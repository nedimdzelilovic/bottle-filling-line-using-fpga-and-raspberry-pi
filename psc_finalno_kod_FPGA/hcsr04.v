==> flow/design.v <==
module hcsr04(clk, trig, echo, motor_pregrada);
input clk;
input echo;
output trig;
output[3:0] motor_pregrada;
reg[1:0] step1;
reg[3:0] motor_pregrada; 
reg[31:0] StepCounter = 32'b0;
reg trig_value = 1'b0;
reg [21:0] counter = 22'd00_0000_0000_0000_0000_0000;
reg [18:0] echo_counter = 19'd000_0000_0000_0000_0000;
reg [19:0] delay_counter = 20'd0000_0000_0000_0000_0000;
parameter[31:0] step_delay = 32'd200000;	 
parameter input_angle = 200;  
integer angle = 0;
integer blokiranje_senzor = 0;
always @(posedge clk )
begin
	counter<=counter+1'b1;
	if(counter<=500)
		begin
		trig_value <=1'b1;
		end
	else
		begin
		trig_value <= 1'b0;
		if(echo)
			begin
				echo_counter<=echo_counter+1'b1;
				if((echo_counter > 4'd30882) && (echo_counter < 4'd38235) && (blokiranje_senzor == 0))
				begin
					blokiranje_senzor = 1;
				end
				if (blokiranje_senzor == 1)
				begin
					StepCounter <= StepCounter + 31'b1; 
					if (StepCounter >= step_delay)
					begin
						StepCounter <=32'b0;
						if (angle <= input_angle) 
						begin
							step1 <= step1 - 1;
							angle <= angle + 1;
							case (step1) 
							0: motor_pregrada <= 4'b1100;
							1: motor_pregrada <= 4'b0110;
							2: motor_pregrada <= 4'b0011;
							3: motor_pregrada <= 4'b1001;						
							endcase 
						end
						else if ((angle > input_angle) && (angle < (2 * input_angle)))
						begin
							step1 <= step1 + 1;
							angle <= angle + 1;
							case (step1) 
							0: motor_pregrada <= 4'b1100;
							1: motor_pregrada <= 4'b0110;
							2: motor_pregrada <= 4'b0011;
							3: motor_pregrada <= 4'b1001;					
							endcase 
						end
						else if (angle == input_angle)
						begin
							blokiranje_senzor = 0;
							angle <= 0;
							StepCounter <= 0;
						end
					end
				end
			end
		else
		if(echo_counter !== 19'd000_0000_0000_0000_0000)
			begin
			delay_counter <= delay_counter+1;
			if(delay_counter >= 20'b1111_0100_0010_0100_0000)
				begin
				counter <= 22'b00_0000_0000_0000_0000_0000;
				echo_counter <= 19'd000_0000_0000_0000_0000;
				delay_counter <= 20'b0000_0000_0000_0000_0000;
				end
			end
		end
end
assign trig = trig_value;
endmodule
# Tool chain data of hcsr04
# Tool output for the design above, in the order of the flow.
# Lines are those of the file above, counted from 1.
# Operators carry their Yosys type and port widths (W data, S select, Z words).
setup:
  top_module: "hcsr04"
  clock: "clk"
  library: "sky130hd"
  lib_corner: "tt_025C_1v80"

# Word-level counts
# Yosys after proc, flatten, opt, wreduce and memory -nomap, before mapping. Memory bits, and registers merged into a memory's read port (data or address), are not among the register bits. Print and check cells are not counted. Equal cells are merged and count once.
classes:
  equal: 6
  bitwise: 2
  n_addsub: 7
  reduce_logical: 15
  shifts: 0
  n_cmp: 8
  multipliers: 0
  div_mod_pow: 0
  mux: 24
ops:
  columns: ["cell", "count"]
  rows:
  - ["$mux W32", 11]
  - ["$mux W22", 4]
  - ["$mux W19", 3]
  - ["$add A32 B1 Y32 const B", 1]
  - ["$lt A32 B10 Y1 const B", 1]
  - ["$ge A32 B18 Y1 const B", 1]
  - ["$add A32 B2 Y32 const B", 1]
  - ["$eq A32 B2 Y1 const B", 1]
  - ["$gt A32 B9 Y1 const B", 1]
  - ["$le A32 B9 Y1 const B", 1]
  - ["$eq A32 B9 Y1 const B", 1]
  - ["$logic_not A32 Y1", 1]
  - ["$add A22 B1 Y22 const B", 1]
  - ["$le A22 B9 Y1 const B", 1]
  - ["$add A20 B1 Y20 const B", 1]
  - ["$ge A20 B20 Y1 const B", 1]
  - ["$add A19 B1 Y19 const B", 1]
  - ["$nex A19 B1 Y1 const B", 1]
  - ["$gt A19 B2 Y1 const B", 1]
  - ["$lt A19 B4 Y1 const B", 1]
  - ["$pmux W4 S4", 1]
  - ["$reduce_and A5 Y1", 2]
  - ["$reduce_and A3 Y1", 3]
  - ["$mux W4", 2]
  - ["$reduce_bool A2 Y1", 3]
  - ["$eq A2 B2 Y1 const B", 2]
  - ["$mux W2", 2]
  - ["$logic_and A1 B1 Y1", 3]
# Not listed: further kinds 8, cells in them 9.
bits:
  latchBits: 0
  romBits: 0
  clocked_rd_ports_x_width: 0
  wordCells: 71
  input_bits: 2
  ramBits: 0
  n_memories: 0
  ff_bits: 164

# Logic depth
# Longest topological path by Yosys (ltp), each cell counted once; first at word level (registers and memories cut), then after technology mapping (sequential cells cut; the memories' decode and read muxes count).
logic_depth:
  word_depth: 11
  ABC_AREA: 0
  depth_mapped: 8
  ltp_nobuf: 7

# Synthesis result
# The flow's flattened synthesis, as Yosys stat reports it; memories are mapped. The netlist is that of the ABC_AREA named above (0 if unset); the other value can give another one.
# Totals and module areas in this step are rounded.
types:
  columns: ["cell", "count"]
  rows:
  - ["sky130_fd_sc_hd__edfxtp_1", 141]
  - ["sky130_fd_sc_hd__nor2_1", 134]
  - ["sky130_fd_sc_hd__xnor2_1", 57]
  - ["sky130_fd_sc_hd__dfxtp_1", 23]
  - ["sky130_fd_sc_hd__xor2_1", 41]
  - ["sky130_fd_sc_hd__nor4_1", 32]
  - ["sky130_fd_sc_hd__ha_1", 15]
  - ["sky130_fd_sc_hd__nand3_1", 35]
  - ["sky130_fd_sc_hd__clkbuf_1", 41]
  - ["sky130_fd_sc_hd__nand2_1", 36]
  - ["sky130_fd_sc_hd__nand4_1", 21]
  - ["sky130_fd_sc_hd__inv_1", 25]
  - ["sky130_fd_sc_hd__nor3_1", 17]
  - ["sky130_fd_sc_hd__and3_1", 13]
  - ["sky130_fd_sc_hd__and4_1", 9]
  - ["sky130_fd_sc_hd__nor3_2", 4]
  - ["sky130_fd_sc_hd__nor2b_1", 5]
  - ["sky130_fd_sc_hd__a21oi_1", 5]
# Other cell types: 31; their cells: 43.
synth_totals:
  mapped_cells: 697
  flip_flops: 164
  yosys_area_um2: 7810

# Path before layout
# Path of least setup slack by OpenSTA after synthesis, without wires, with an ideal clock, recovery checks aside; 20% of the period is set as input and as output delay. Where synthesis merged equal registers, the netlist keeps one of their names.
synth_timing:
  kind: "in2reg"
  startpoint: "in echo"
  endpoint: "reg angle[0]"
  arrival_ps: 5067
  in_delay_ps: 1300
  n_path_buf: 0
  setup_ps: 392
  period_ps: 6500
  driving_pins: 4
  slack_ps: 1041
  t_first_pin_ps: 1300
  path_delay_ps: 4159
  period_less_setup_slack_ps: 5459
# "path_delay_ps" is the arrival time less input delay plus setup time.
# "driving_pins": output pins that drive a net of the path, with the launching flip-flop's if there is one; two outputs of one cell count as two.
# "period_less_setup_slack_ps" = period - worst setup slack (recovery checks aside). The figure is calculated, with input and output delays left at 20% of the set period.
# Between the ends stands the longest chain of elaborated cells between them, by number of cells; it is not shown to be the way that was timed. Of several equally long chains one is given.
# A line is the first line of the expression or statement that the cell stems from. Yosys adds cells for indexed reads and writes and turns some case tables into memories.
# A register here has more assigning lines than the two given.
synth_between:
  cell_sequence: "sky130_fd_sc_hd__inv_1 -> sky130_fd_sc_hd__a21oi_1 -> sky130_fd_sc_hd__o2111a_1 -> sky130_fd_sc_hd__and3b_1"
  elab_chain_cells: 4
  cells_between: 4
  classes_between: "1 x eq/ne; 2 x mux; 1 x reduce/logical"
synth_lines:
  columns: ["element", "line", "rtl"]
  rows:
  - ["from (decl)", 3, "input echo;"]
  - ["$mux W32", 27, "if(echo)"]
  - ["$mux W32", 20, "if(counter<=500)"]
  - ["$eq A32 B2 Y1", 34, "if (blokiranje_senzor == 1)"]
  - ["$reduce_and A5 Y1", null, null]
  - ["to (assign)", 43, "angle <= angle + 1;"]
  - ["to (assign)", 54, "angle <= angle + 1;"]
  - ["to (decl)", 15, "integer angle = 0;"]

# Path in the finished layout
# Path of least setup slack in the final report of flow run 1 (OpenROAD, finished layout, wires in). Where an end is a register, its clock arrival counts in the times.
# The path's times are printed in steps of 10 ps; the period is the one set.
layout_timing:
  kind: "in2reg"
  startpoint: "in echo"
  endpoint: "reg angle[6]"
  driving_pins: 7
  period_ps: 7000
  t_first_pin_ps: 1400
  in_delay_ps: 1400
  n_path_buf: 3
  setup_ps: 340
  slack_ps: 2960
  arrival_ps: 4110
# Between the ends stands the longest chain of elaborated cells between them, by number of cells; it is not shown to be the way that was timed. Of several equally long chains one is given.
# A register here has more assigning lines than the two given.
layout_between:
  cell_sequence: "sky130_fd_sc_hd__clkdlybuf4s50_1 -> sky130_fd_sc_hd__inv_1 -> sky130_fd_sc_hd__a21oi_2 -> sky130_fd_sc_hd__buf_4 -> sky130_fd_sc_hd__o2111a_1 -> sky130_fd_sc_hd__and3b_1 -> sky130_fd_sc_hd__buf_4"
  elab_chain_cells: 4
  cells_between: 4
  classes_between: "1 x eq/ne; 2 x mux; 1 x reduce/logical"
layout_lines:
  columns: ["element", "line", "rtl"]
  rows:
  - ["from (decl)", 3, "input echo;"]
  - ["$mux W32", 27, "if(echo)"]
  - ["$mux W32", 20, "if(counter<=500)"]
  - ["$eq A32 B2 Y1", 34, "if (blokiranje_senzor == 1)"]
  - ["$reduce_and A5 Y1", null, null]
  - ["to (assign)", 43, "angle <= angle + 1;"]
  - ["to (assign)", 54, "angle <= angle + 1;"]
  - ["to (decl)", 15, "integer angle = 0;"]

# Top module hcsr04; platform sky130hd; tools Yosys and OpenROAD; 2 stored runs in no particular order. Input and output delays are each 20% of the period that was set; the output load is 0.01 pF.
# "clock_period_reached_ps": clock period set for the run, less the worst setup slack. It is reckoned from that one timing run; input and output delays stay at 20% of the period that was set.
# "critical_path_time_ps": the worst setup path's part of the clock period (all of it between registers, 20% less for each end at a port) less its slack. A launch clock that arrives late makes it longer, a capture clock that arrives late makes it shorter.
# "total_power_w": no workload was simulated; the value follows from the tool's default switching activity.
# "critical_path_time_ps" is known to 10 ps.
# Results are given in rounded form.
runs:
  - name: "flow run 1"
    settings:
      period_ns: 7.0
      CORE_UTILIZATION: 51
      SETUP_SLACK_MARGIN: 0.54
      PLACE_DENSITY: 0.42
      TNS_END_PERCENT: 5
      CTS_CLUSTER_DIAMETER: 346
      MIN_ROUTING_LAYER: "met1"
      CAP_MARGIN: 20
      CORE_MARGIN: 2
      SLEW_MARGIN: 20
    results:
      synth_chip_area_um2: 7810
      die_area_um2: 16320
      stdcell_area_um2: 8572
      util_frac: 0.568
      setup_worst_slack_ps: 2962
      total_negative_slack_ps: 0
      ws_hold_ps: 452
      total_power_w: 0.002205
      clock_period_reached_ps: 4038
      critical_path_time_ps: 2640
      worst_setup_path_type: "in2reg"
  - name: "flow run 2"
    settings:
      period_ns: 10.3
      CORE_UTILIZATION: 66
      SETUP_SLACK_MARGIN: 1.87
      PLACE_DENSITY_LB_ADDON: 0.02
      CORE_MARGIN: 3
      CELL_PAD_IN_SITES_DETAIL_PLACEMENT: 0
      CTS_CLUSTER_DIAMETER: 355
      MAX_ROUTING_LAYER: "met5"
      CAP_MARGIN: 20
      SLEW_MARGIN: 20
    results:
      synth_chip_area_um2: 7810
      die_area_um2: 13170
      stdcell_area_um2: 8579
      util_frac: 0.745
      setup_worst_slack_ps: 5633
      total_negative_slack_ps: 0
      ws_hold_ps: 454
      total_power_w: 0.001564
      clock_period_reached_ps: 4667
      critical_path_time_ps: 2610
      worst_setup_path_type: "in2reg"
